==> flow/design.v <==
`timescale 1ns / 1ps
module Bloque_convertidor(
   input A,B,C,D,
   output F3,F2,F1,F0
    );
    assign F3=(B&&C)||(A)||(B&&D);
    assign F2=(A&&D)||(B&&~C&&~D);
    assign F1=(~B&&C)||(C&&D)||(A&&~D);
    assign F0=(A&&~D)||(~A&&~B&&D)||(B&&C&&~D);
endmodule
`timescale 1ns / 1ps
module FF_D(
    input CLK,RST,En,D,
    output reg out
    );
    always @(posedge CLK)
      if (RST) begin
         out <= 1'b0;
      end else if (En) begin
         out <= D;
      end
endmodule
`timescale 1ns / 1ps
module comparador_5(
    input CLK,
    input [4:0] A,B,
    output out
    );
    reg salida = 1'b0;
   always @(posedge CLK)
      if (A == B)
         salida <= 1'b1;
      else
         salida <= 1'b0;
   assign out=salida;
endmodule
`timescale 1ns / 1ps
module contador_5(
    input CLK,RST,En,
    output reg [4:0] out
    );
   always @(posedge CLK)
      if (RST)
         out <= 5'b00000;
      else if (En)
         out <= out + 1'b1;
endmodule
`timescale 1ns / 1ps
module convertidor(
   input [6:0] S,
   input carry,
   output [9:0] Y
    );
    wire [3:0] O1,O2,O3,O4,O5,O6,O7;
    Bloque_convertidor bl1(0,carry,S[6],S[5],O1[3],O1[2],O1[1],O1[0]);
    Bloque_convertidor bl2(O1[2],O1[1],O1[0],S[4],O2[3],O2[2],O2[1],O2[0]);
    Bloque_convertidor bl3(O2[2],O2[1],O2[0],S[3],O3[3],O3[2],O3[1],O3[0]);
    Bloque_convertidor bl4(0,O1[3],O2[3],O3[3],O4[3],O4[2],O4[1],O4[0]);
    Bloque_convertidor bl5(O3[2],O3[1],O3[0],S[2],O5[3],O5[2],O5[1],O5[0]);
    Bloque_convertidor bl6(O4[2],O4[1],O4[0],O5[3],O6[3],O6[2],O6[1],O6[0]);
    Bloque_convertidor bl7(O5[2],O5[1],O5[0],S[1],O7[3],O7[2],O7[1],O7[0]);
    assign Y={O4[3],O6[3],O6[2],O6[1],O6[0],O7[3],O7[2],O7[1],O7[0],S[0]};
endmodule
`timescale 1ns / 1ps
module main(
    input CLK,Reset,Pulse,
    output [3:0] Units,Tens
    );
    wire RST;
    wire [4:0] sal_Cont4;
    wire sal_Comp4;
    wire sal_FF4;
    wire [4:0] sal_Cont20;
    wire sal_Comp20;
    wire [9:0]out;
    assign RST = Reset;
    contador_5 cont4(CLK,RST|~Pulse,Pulse,sal_Cont4);
    comparador_5 comp4(CLK,sal_Cont4,4,sal_Comp4);
    FF_D ffOF(CLK,RST|sal_FF4,~Pulse,1,sal_ffOF);
    FF_D ff4(CLK,RST,sal_ffOF ,sal_Comp4,sal_FF4);
    contador_5 cont20(CLK,RST|(sal_FF4 & sal_Comp20),sal_FF4,sal_Cont20);
    comparador_5 comp20(CLK,sal_Cont20,20,sal_Comp20);
    convertidor conv({0,0,sal_Cont20},0,out);
    assign Tens=out[7:4];
    assign Units =out[3:0];
endmodule
# From RTL to reports: main
# The steps from the RTL of main to its reports follow in flow order.
# Line numbers count from 1 in the design file above.
# Cell names lack the library's common part.
# Not given: n/a
dict set report design {
  top {main}
  clock {CLK}
  library {sky130hd}
  pvt_corner {tt_025C_1v80}
}

# Word level
# Yosys after proc, flatten, opt, wreduce and memory -nomap, before mapping. Enables and synchronous resets that opt folds into registers are not counted as muxes. Memory bits, and registers merged into a memory's read port (data or address), are not among the register bits. Print and check cells are not counted. Equal cells are merged and count once.
dict set report word_totals {
  elab_cells 55
  regBits 14
  out_inout_bits 8
  in_bits 3
}
dict set report op_classes {
  reduce_logical 31
  mux 2
  bitwise 12
  eq_ne 2
  addsub 2
}
# operator n
set ops {}
lappend ops {{logical AND 1 bit} 20}
lappend ops {{logical OR 1 bit} 11}
lappend ops {{adder 5 x 1 -> 5 bit (second input constant)} 2}
lappend ops {{inverter 1 bit} 8}
lappend ops {{== test 5 x 3 -> 1 bit (second input constant)} 1}
lappend ops {{== test 5 bit (second input constant)} 1}
lappend ops {{bitwise OR 1 bit} 3}
lappend ops {{two-way mux 1 bit} 2}
lappend ops {{bitwise AND 1 bit} 1}

# Depth
# Longest topological path by Yosys (ltp), each cell counted once; first at word level (registers and memories cut), then after technology mapping (sequential cells cut; the memories' decode and read muxes count).
dict set report logic_depth {
  depth_word 10
  ABC_AREA 0
  depth_mapped 5
  mapped_depth_nobuf 4
}

# Synthesis result
# Yosys stat after the flow's synthesis: flattened, memories mapped to cells. It holds for the ABC_AREA given above (unset counts as 0); a run with the other value may have another netlist.
# The area totals of this step are shown rounded.
# type n type_area_um2
set types {}
lappend types {dfxtp_1 14 280.269}
lappend types {buf_4 7 52.55}
lappend types {ha_1 4 50.048}
lappend types {xor2_1 5 43.792}
lappend types {nor2_1 11 41.29}
lappend types {mux2i_1 3 30.029}
lappend types {nand2b_4 2 27.526}
lappend types {xnor2_1 3 26.275}
lappend types {buf_6 2 22.522}
lappend types {inv_1 6 22.522}
lappend types {nand2_1 4 15.014}
lappend types {nand3_1 3 15.014}
lappend types {nand2b_1 2 12.512}
lappend types {nand4_1 2 12.512}
lappend types {nor2b_1 2 12.512}
lappend types {mux2_2 1 11.261}
lappend types {and4b_1 1 10.01}
lappend types {a211oi_1 1 7.507}
# Not listed: further types 8, cells in them 8.
dict set report mapped {
  seq_area_um2 280
  yosys_area_um2 739
  mapped_cells 81
  flip_flops 14
  n_buf 10
}
# By module: a second synthesis without flattening, with its own total; a netlist apart from the flattened one above.
dict set report unflattened {
  hier_cells 152
  area_unflattened_um2 1210
}
# Each row is one instance without its submodules.
# mod n_cells mod_area_um2 seq_area_um2 instances
set by_module {}
lappend by_module {contador_5 22 248 100 2}
lappend by_module {Bloque_convertidor 11 62.6 0.0 7}
lappend by_module {comparador_5 8 78.8 20.0 2}
lappend by_module {FF_D 3 33.8 20.0 2}
lappend by_module {main 6 32.5 0.0 1}
lappend by_module {convertidor 3 18.8 0.0 1}

# Worst setup path after synthesis
# Source: OpenSTA report_checks on the synthesized netlist (no wires, ideal clock, input and output delay 20% of the period each), path of least setup slack; recovery checks are left aside. Register names are those of the netlist, which keeps one name where synthesis merged equal registers.
dict set report synth_timing {
  path_kind {register to output}
  from {register cont20.out[2]}
  to {output port Units[1]}
  launch_ns 0.000
  path_buffers 2
  delay_ns 1.060
  required_time_ns 1.360
  t_arrival_ns 1.060
  slack_ns 0.300
  output_delay_ns 0.340
  stages 6
  clock_period_ns 1.7
  synth_period_reached_ns 1.4
}
# "delay_ns" = arrival - input delay + setup time.
# A path that ends at an output port has no setup time.
# "stages": output pins that drive a net of the path, with the launching flip-flop's if there is one; two outputs of one cell count as two.
# "synth_period_reached_ns" is the clock period less the worst setup slack; recovery checks do not enter. This is arithmetic on one report: input and output delays are still those of the set period (20% each).
# The rows between start and end are the longest chain of elaborated cells between them; the timing report does not say that the signal goes this way. Where chains are equally long, one stands for them.
# A line is the first line of the expression or statement that the cell stems from. Yosys adds cells for indexed reads and writes and turns some case tables into memories.
dict set report synth_between {
  cell_sequence {dfxtp_1 -> buf_6 -> nand2b_4 -> mux2_2 -> mux2i_1 -> buf_4}
  elab_chain_cells 7
  cells_between 16
  cone_classes {logic: 3; reduce/logical: 13}
}
# element line_no
set synth_rtl {}
lappend synth_rtl {{from (decl)} 40} ;# output reg [4:0] out
lappend synth_rtl {{from (assign)} 44} ;# out <= 5'b00000;
lappend synth_rtl {{from (assign)} 46} ;# out <= out + 1'b1;
lappend synth_rtl {{inverter 1 bit} 7} ;# assign F2=(A&&D)||(B&&~C&&~D);
lappend synth_rtl {{logical AND 1 bit} 7}
lappend synth_rtl {{inverter 1 bit} 9} ;# assign F0=(A&&~D)||(~A&&~B&&D)||(B&&C&&~D);
lappend synth_rtl {{logical AND 1 bit (2 in a row)} 9}
lappend synth_rtl {{logical OR 1 bit (2 in a row)} 9}
lappend synth_rtl {{to (decl)} 67} ;# output [3:0] Units,Tens
# Nets of the timed path that keep an RTL name, with a line that drives or declares them; the list need not be complete.
# signal line_no
set synth_named_nets {}
lappend synth_named_nets {conv.bl7.F0 9}

# Timing after layout
# From the final timing report of run 2: the path of least setup slack in the routed layout; clock arrival at registers is part of the times.
dict set report layout_timing {
  path_kind {register to output}
  from {register cont20.out[2]}
  to {output port Units[1]}
  required_time_ns 0.96
  stages 7
  slack_ns -0.49
  output_delay_ns 0.24
  path_buffers 3
  t_arrival_ns 1.45
  clock_period_ns 1.2
  launch_ns 0.27
}
# The rows between start and end are the longest chain of elaborated cells between them; the timing report does not say that the signal goes this way. Where chains are equally long, one stands for them.
dict set report layout_between {
  cell_sequence {dfxtp_2 -> buf_6 -> nand2b_4 -> mux2_2 -> mux2i_1 -> buf_4 -> buf_6}
  elab_chain_cells 7
  cells_between 16
  cone_classes {logic: 3; reduce/logical: 13}
}
# element line_no
set layout_rtl {}
lappend layout_rtl {{from (decl)} 40} ;# output reg [4:0] out
lappend layout_rtl {{from (assign)} 44} ;# out <= 5'b00000;
lappend layout_rtl {{from (assign)} 46} ;# out <= out + 1'b1;
lappend layout_rtl {{inverter 1 bit} 7} ;# assign F2=(A&&D)||(B&&~C&&~D);
lappend layout_rtl {{logical AND 1 bit} 7}
lappend layout_rtl {{inverter 1 bit} 9} ;# assign F0=(A&&~D)||(~A&&~B&&D)||(B&&C&&~D);
lappend layout_rtl {{logical AND 1 bit (2 in a row)} 9}
lappend layout_rtl {{logical OR 1 bit (2 in a row)} 9}
lappend layout_rtl {{to (decl)} 67} ;# output [3:0] Units,Tens
# Nets of the timed path that keep an RTL name, with a line that drives or declares them; the list need not be complete.
# signal line_no
set layout_named_nets {}
lappend layout_named_nets {conv.bl7.F0 9}

Subject: flow runs of main

Hi,

Top module main; platform sky130hd; tools Yosys and OpenROAD; 2 stored runs in no particular order. Input and output delays are each 20% of the period that was set; the output load is 0.01 pF.
"period_less_ws_ns" = clock period - worst setup slack. The figure is calculated, with input and output delays left at 20% of the set period.
"worst_setup_path_time_ns" is the time allowed to the run's worst setup path (the clock period less input and output delay, where it has them) less its slack. Clock arrival times count: a late capture clock shortens it, a late launch clock lengthens it.
The measured numbers are rounded.

[flow] run 1: files
==> flow/run.sh <==
#!/bin/bash
# the make line also repeats the synthesis and layout settings of config.mk as NAME=value (left out here)
make -C /OpenROAD-flow-scripts/flow DESIGN_CONFIG=/design/flow/config.mk WORK_HOME=/design/flow/orfs CLKGATE_MAP_FILE= finish
==> flow/config.mk <==
export PLATFORM = sky130hd
export DESIGN_NAME = main
export DESIGN_NICKNAME = main
export VERILOG_FILES = /design/flow/design.v
export SDC_FILE = /design/flow/constraint.sdc
export NUM_CORES = 4
export LEC_CHECK = 0
export ABC_AREA = 1
export CAP_MARGIN = 20
export CELL_PAD_IN_SITES_DETAIL_PLACEMENT = 1
export CORE_MARGIN = 2
export CORE_UTILIZATION = 72
export CTS_CLUSTER_DIAMETER = 305
export MIN_ROUTING_LAYER = met1
export SETUP_SLACK_MARGIN = 0.26
export SLEW_MARGIN = 20
==> flow/constraint.sdc <==
create_clock -name core_clock -period 1.97 [get_ports {CLK}]
set_input_delay 0.3940 -clock core_clock [delete_from_list [all_inputs] [get_ports {CLK}]]
set_output_delay 0.3940 -clock core_clock [all_outputs]
set_load 0.01 [all_outputs]

[flow] run 1: no results, placement failed with DPL-0033

[flow] run 2: files
==> flow/run.sh <==
#!/bin/bash
# the make line also repeats the synthesis and layout settings of config.mk as NAME=value (left out here)
make -C /OpenROAD-flow-scripts/flow DESIGN_CONFIG=/design/flow/config.mk WORK_HOME=/design/flow/orfs CLKGATE_MAP_FILE= finish
==> flow/config.mk <==
export PLATFORM = sky130hd
export DESIGN_NAME = main
export DESIGN_NICKNAME = main
export VERILOG_FILES = /design/flow/design.v
export SDC_FILE = /design/flow/constraint.sdc
export NUM_CORES = 4
export LEC_CHECK = 0
export CAP_MARGIN = 20
export CORE_MARGIN = 2
export CORE_UTILIZATION = 28
export CTS_CLUSTER_DIAMETER = 106
export GPL_TIMING_DRIVEN = 0
export MIN_ROUTING_LAYER = met1
export SETUP_SLACK_MARGIN = 0.15
export SLEW_MARGIN = 20
==> flow/constraint.sdc <==
create_clock -name core_clock -period 1.2 [get_ports {CLK}]
set_input_delay 0.2400 -clock core_clock [delete_from_list [all_inputs] [get_ports {CLK}]]
set_output_delay 0.2400 -clock core_clock [all_outputs]
set_load 0.01 [all_outputs]

[flow] run 2: metrics
[metrics] worst_setup_path_time_ns = 1.45
[metrics] worstPathKind = register to output
[metrics] tns_setup_ns = -2.10
[metrics] yosys_chip_area_um2 = 739
[metrics] final_setup_ws_ns = -0.491
[metrics] period_less_ws_ns = 1.691
[metrics] design_die_area_um2 = 3070
[metrics] finish.utilization_frac = 0.402

Regards
